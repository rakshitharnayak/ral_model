==> flow/design.v <==
module switch ( clk,rst,data_in,valid_in, paddr,psel,pen,p_write,p_wdata, 
out_port1,out_port2,out_port3, out_port4,valid_out,prdata);
input clk,rst,data_in,valid_in;
input [31:0]paddr;
input [31:0]p_wdata; 
input psel,pen,p_write;
output out_port1,out_port2,out_port3, out_port4,valid_out;
output reg  [31:0]prdata;
reg chip_en;
reg [7:0]chip_id;
reg [3:0]out_port_en;
reg [63:0]in_pkt;
reg [63:0]out_pkt;
reg [7:0]cnt;
reg out_start,pkt_rec;
reg [7:0]cnt_out;
wire pwrite,pread;
assign pwrite=p_write && psel && pen;
assign pread= (p_write==0) && psel && pen;
always@(posedge clk) begin
	if(!rst) begin
          chip_en<=0;
	  chip_id<='hAA;
	  out_port_en<=4'b0001;
	end
	else if(paddr==0 && pwrite) begin
		chip_en<=p_wdata[0];
	end
	else if(paddr=='h8 && pwrite) begin
		out_port_en<=p_wdata[3:0];
	end
	else if(paddr==0 && pread) begin
		prdata<=chip_en;
	end
	else if(paddr=='h4 && pread) begin
		prdata<=chip_id;
	end
	else if(paddr=='h8 && pread) begin
		prdata<=out_port_en;
	end
end
always@(posedge clk) begin
	if(!rst) begin
          in_pkt<=0;
	  cnt<=0;
	  pkt_rec<=0;
	end
	else if(valid_in && cnt!=64) begin
		cnt<=cnt+1;
                in_pkt<= {in_pkt[62:0], data_in};
		pkt_rec<=0;
	end
	else if (cnt==64) begin
           cnt<=0;
	   pkt_rec<=1;
	end
end
always@(posedge clk) begin
	if(!rst) begin
          out_pkt<=0;
	end
	else if(pkt_rec) begin
		out_pkt<=in_pkt;
	end
	else if(out_start) begin
		out_pkt<=out_pkt<<1;
	end
end
always@(posedge clk) begin
	if(!rst) begin
          out_start<=0;
	  cnt_out<=0;
	end
	else if(cnt_out==64) begin
		out_start<=0;
	end
	else if(out_start | pkt_rec) begin
		cnt_out<=cnt_out+1;
		out_start<=1;
	end
end
assign valid_out=out_start;
assign out_port1= chip_en &  (out_port_en==4'b0001) & out_pkt[63];
assign out_port2= chip_en &  (out_port_en==4'b0010) & out_pkt[63];
assign out_port3= chip_en &  (out_port_en==4'b0100) & out_pkt[63];
assign out_port4= chip_en &  (out_port_en==4'b1000) & out_pkt[63];
endmodule
---- From RTL to reports: switch ----
Tool output for the design above, in the order of the flow.
Lines are those of the file above, counted from 1.
Operators: Yosys type, input widths -> output width; for muxes data width and select width s.
Library cell names are shortened.
The mark -- stands for no value.
inputs
  design top .............................. switch
  clock input ............................. clk
  cell library ............................ sky130hd
  library corner .......................... tt_025C_1v80

---- Word-level counts ----
Yosys after proc, flatten, opt, wreduce and memory -nomap, before mapping. Memory bits, and registers merged into a memory's read port (data or address), are not among the register bits. Print and check cells are not counted. Equal cells are merged and count once.
operators by class
  bitwise logic cells ..................... 14
  reductions and logical operators ........ 19
  $add $sub $neg .......................... 2
  mux-type cells .......................... 7
  eq/ne operators ......................... 9
operator list
  kind                 number
  $mux 64              2
  $eq 32x3->1 const B  1
  $eq 32x4->1 const B  1
  $logic_not 32->1     1
  $mux 8               4
  $add 8x1->8 const B  2
  $eq 8x7->1 const B   2
  $logic_and 1x1->1    10
  $and 1x1->1          8
  $ne 8x7->1 const B   1
  $not 1->1            5
  $reduce_and 2->1     2
  $reduce_bool 2->1    2
  $reduce_or 2->1      2
  $eq 4x1->1 const B   1
  $eq 4x2->1 const B   1
  $eq 4x3->1 const B   1
  $eq 4x4->1 const B   1
  $reduce_and 4->1     1
  $reduce_bool 3->1    1
  $or 1x1->1           1
  $mux 1               1
word-level totals
  output and inout bits ................... 37
  register bits after elaboration ......... 159
  elaborated cells ........................ 61
  input port bits ......................... 71

---- Logic depth ----
Yosys ltp: most cells in a row. Word level: on the elaborated netlist, between registers, memories and ports. Mapped: between sequential cells and ports; inverters and the memories' decode and read muxes count.
depth
  word-level depth ........................ 7
  ABC_AREA ................................ 0
  depth in mapped cells ................... 8

---- Netlist ----
Yosys stat after the flow's synthesis: flattened, memories mapped to cells. It holds for the ABC_AREA given above (unset counts as 0); a run with the other value may have another netlist.
The area totals of this step are shown rounded.
cell types
  type      number  total area (um2)
  dfxtp_1   151     3.02E+03
  nand2_1   207     776.995
  mux2i_1   70      700.672
  and2_1    72      450.432
  a21boi_0  57      427.91
  o21ai_0   65      325.312
  buf_4     34      255.245
  edfxtp_1  5       150.144
  clkbuf_1  32      120.115
  a21boi_1  11      82.579
  xnor2_1   8       70.067
  buf_2     11      55.053
  nor2_1    14      52.55
  ha_1      4       50.048
  nor4b_2   3       45.043
  nor4_4    2       42.541
  nor2b_1   6       37.536
  nor3b_1   5       37.536
Not listed: further types 20, cells in them 49.
mapped netlist
  mapped cells ............................ 806
  buffers ................................. 80
  chip area (Yosys) ....................... 7040 um2
  sequential area ......................... 3170 um2
  mapped flip-flops ....................... 156

---- Timing after synthesis ----
Path of least setup slack by OpenSTA after synthesis, without wires, with an ideal clock, recovery checks aside; 20% of the period is set as input and as output delay. Where synthesis merged equal registers, the netlist keeps one of their names.
timing post-synthesis
  path kind ............................... in2reg
  from .................................... in paddr[12]
  to ...................................... reg prdata[0]
  required time ........................... 1739 ps
  path delay .............................. 1587 ps
  clock period ............................ 2120 ps
  stages .................................. 3
  path buffers ............................ 0
  arrival ................................. 1630 ps
  setup slack ............................. 109 ps
  setup time .............................. 381 ps
  time at the first pin ................... 424 ps
  input delay ............................. 424 ps
  period reached after synthesis .......... 2011 ps
"path delay" = arrival - input delay + setup time.
"stages": output pins that drive a net of the path, with the launching flip-flop's if there is one; two outputs of one cell count as two.
"period reached after synthesis" = period - worst setup slack (recovery checks aside). The figure is calculated, with input and output delays left at 20% of the set period.
Between the ends stands the longest chain of elaborated cells between them, by number of cells; it is not shown to be the way that was timed. Of several equally long chains one is given.
A line is the first line of the expression or statement that the cell stems from. Yosys adds cells for indexed reads and writes and turns some case tables into memories.
At most two assigning lines are given for a register; there are more.
Only ways into the end's enable, where the timed path ends, are counted here.
on the way, post-synthesis
  cells stage by stage .................... nor4_1 nand4_2 nor4_1
  length of the longest elaborated chain .. 4
  elaborated cells between the ends (all ways) .. 12
RTL lines, path post-synthesis
  what                RTL line  source
  start: declaration  4         input [31:0]paddr;
  $logic_not 32->1    26        else if(paddr==0 && pwrite) begin
  $logic_and 1x1->1   26
  $not 1->1           --
  $reduce_and 4->1    --
  end: assignment     33        prdata<=chip_en;
  end: assignment     36        prdata<=chip_id;
  end: declaration    8         output reg  [31:0]prdata;

---- Worst path after layout ----
Path of least setup slack in the final report of flow run A (OpenROAD, finished layout, wires in). Where an end is a register, its clock arrival counts in the times.
The report prints the path's times to 10 ps; the period is as set.
timing post-layout
  path kind ............................... reg2reg
  from .................................... reg cnt[1]
  to ...................................... reg in_pkt[16]
  clock period ............................ 1610 ps
  setup time .............................. 70 ps
  setup slack ............................. -50 ps
  required time ........................... 1960 ps
  path buffers ............................ 3
  time at the first pin ................... 430 ps
  arrival ................................. 2010 ps
  stages .................................. 10
Between the ends stands the longest chain of elaborated cells between them, by number of cells; it is not shown to be the way that was timed. Of several equally long chains one is given.
At most two assigning lines are given for a register; there are more.
on the way, post-layout
  cells stage by stage .................... dfxtp_2 inv_2 ha_4 nor4b_4 a21bo_4 buf_6 buf_12 clkbuf_16 nand2_1 a21boi_1
  length of the longest elaborated chain .. 2
  elaborated cells between the ends (all ways) .. 2
  RTL lines with such cells ............... 1
RTL lines, path post-layout
  what                RTL line  source
  start: declaration  14        reg [7:0]cnt;
  start: assignment   45        cnt<=0;
  start: assignment   49        cnt<=cnt+1;
  $ne 8x7->1          48        else if(valid_in && cnt!=64) begin
  $logic_and 1x1->1   48
  end: assignment     44        in_pkt<=0;
  end: assignment     50        in_pkt<= {in_pkt[62:0], data_in};
  end: declaration    12        reg [63:0]in_pkt;

==> results <==
Flow measurements of switch on sky130hd: 2 stored runs with different settings, listed in no order. Input and output delays are each 20% of the period that was set; the output load is 0.01 pF.
"clock period reached": clock period set for the run, less the worst setup slack. It is reckoned from that one timing run; input and output delays stay at 20% of the period that was set.
"critical path time" is the time allowed to the run's worst setup path (the clock period less input and output delay, where it has them) less its slack. Clock arrival times count: a late capture clock shortens it, a late launch clock lengthens it.
"total power of the final layout" rests on the timing tool's default activity at the inputs, not on a simulated workload.
"critical path time" is given in steps of 10 ps.
The measured numbers are rounded.

======== flow run A ========
==> flow/run.sh <==
#!/bin/bash
# the make line also repeats the synthesis and layout settings of config.mk as NAME=value (left out here)
make -C /OpenROAD-flow-scripts/flow DESIGN_CONFIG=/design/flow/config.mk WORK_HOME=/design/flow/orfs CLKGATE_MAP_FILE= finish
==> flow/config.mk <==
export PLATFORM = sky130hd
export DESIGN_NAME = switch
export DESIGN_NICKNAME = switch
export VERILOG_FILES = /design/flow/design.v
export SDC_FILE = /design/flow/constraint.sdc
export NUM_CORES = 4
export LEC_CHECK = 0
export CAP_MARGIN = 20
export CELL_PAD_IN_SITES_DETAIL_PLACEMENT = 0
export CORE_MARGIN = 6
export CORE_UTILIZATION = 27
export MIN_ROUTING_LAYER = met1
export PLACE_DENSITY_LB_ADDON = 0.11
export SETUP_SLACK_MARGIN = 0.33
export SLEW_MARGIN = 0
==> flow/constraint.sdc <==
create_clock -name core_clock -period 1.61 [get_ports {clk}]
set_input_delay 0.3220 -clock core_clock [delete_from_list [all_inputs] [get_ports {clk}]]
set_output_delay 0.3220 -clock core_clock [all_outputs]
set_load 0.01 [all_outputs]

-------- measured, flow run A --------
  die footprint ........................... 30100 um2
  utilization after layout ................ 41.3 %
  total power of the final layout ......... 8530 µW
  lowest hold slack ....................... 345 ps
  mapped cell area after synthesis ........ 7040 um2
  smallest setup slack .................... -48 ps
  standard-cell area after routing ........ 10500 um2
  setup TNS ............................... -1040 ps
  critical path time ...................... 1660 ps
  worst setup path kind ................... reg2reg
  clock period reached .................... 1658 ps

======== flow run B ========
==> flow/run.sh <==
#!/bin/bash
# the make line also repeats the synthesis and layout settings of config.mk as NAME=value (left out here)
make -C /OpenROAD-flow-scripts/flow DESIGN_CONFIG=/design/flow/config.mk WORK_HOME=/design/flow/orfs CLKGATE_MAP_FILE= finish
==> flow/config.mk <==
export PLATFORM = sky130hd
export DESIGN_NAME = switch
export DESIGN_NICKNAME = switch
export VERILOG_FILES = /design/flow/design.v
export SDC_FILE = /design/flow/constraint.sdc
export NUM_CORES = 4
export LEC_CHECK = 0
export CAP_MARGIN = 20
export CORE_MARGIN = 2
export CORE_UTILIZATION = 40
export SLEW_MARGIN = 20
==> flow/constraint.sdc <==
create_clock -name core_clock -period 3.05 [get_ports {clk}]
set_input_delay 0.6100 -clock core_clock [delete_from_list [all_inputs] [get_ports {clk}]]
set_output_delay 0.6100 -clock core_clock [all_outputs]
set_load 0.01 [all_outputs]

-------- measured, flow run B --------
  die footprint ........................... 18700 um2
  utilization after layout ................ 47.2 %
  total power of the final layout ......... 4160 µW
  lowest hold slack ....................... 466 ps
  mapped cell area after synthesis ........ 7040 um2
  smallest setup slack .................... 542 ps
  standard-cell area after routing ........ 8140 um2
  setup TNS ............................... 0 ps
  critical path time ...................... 1900 ps
  worst setup path kind ................... reg2out
  clock period reached .................... 2508 ps
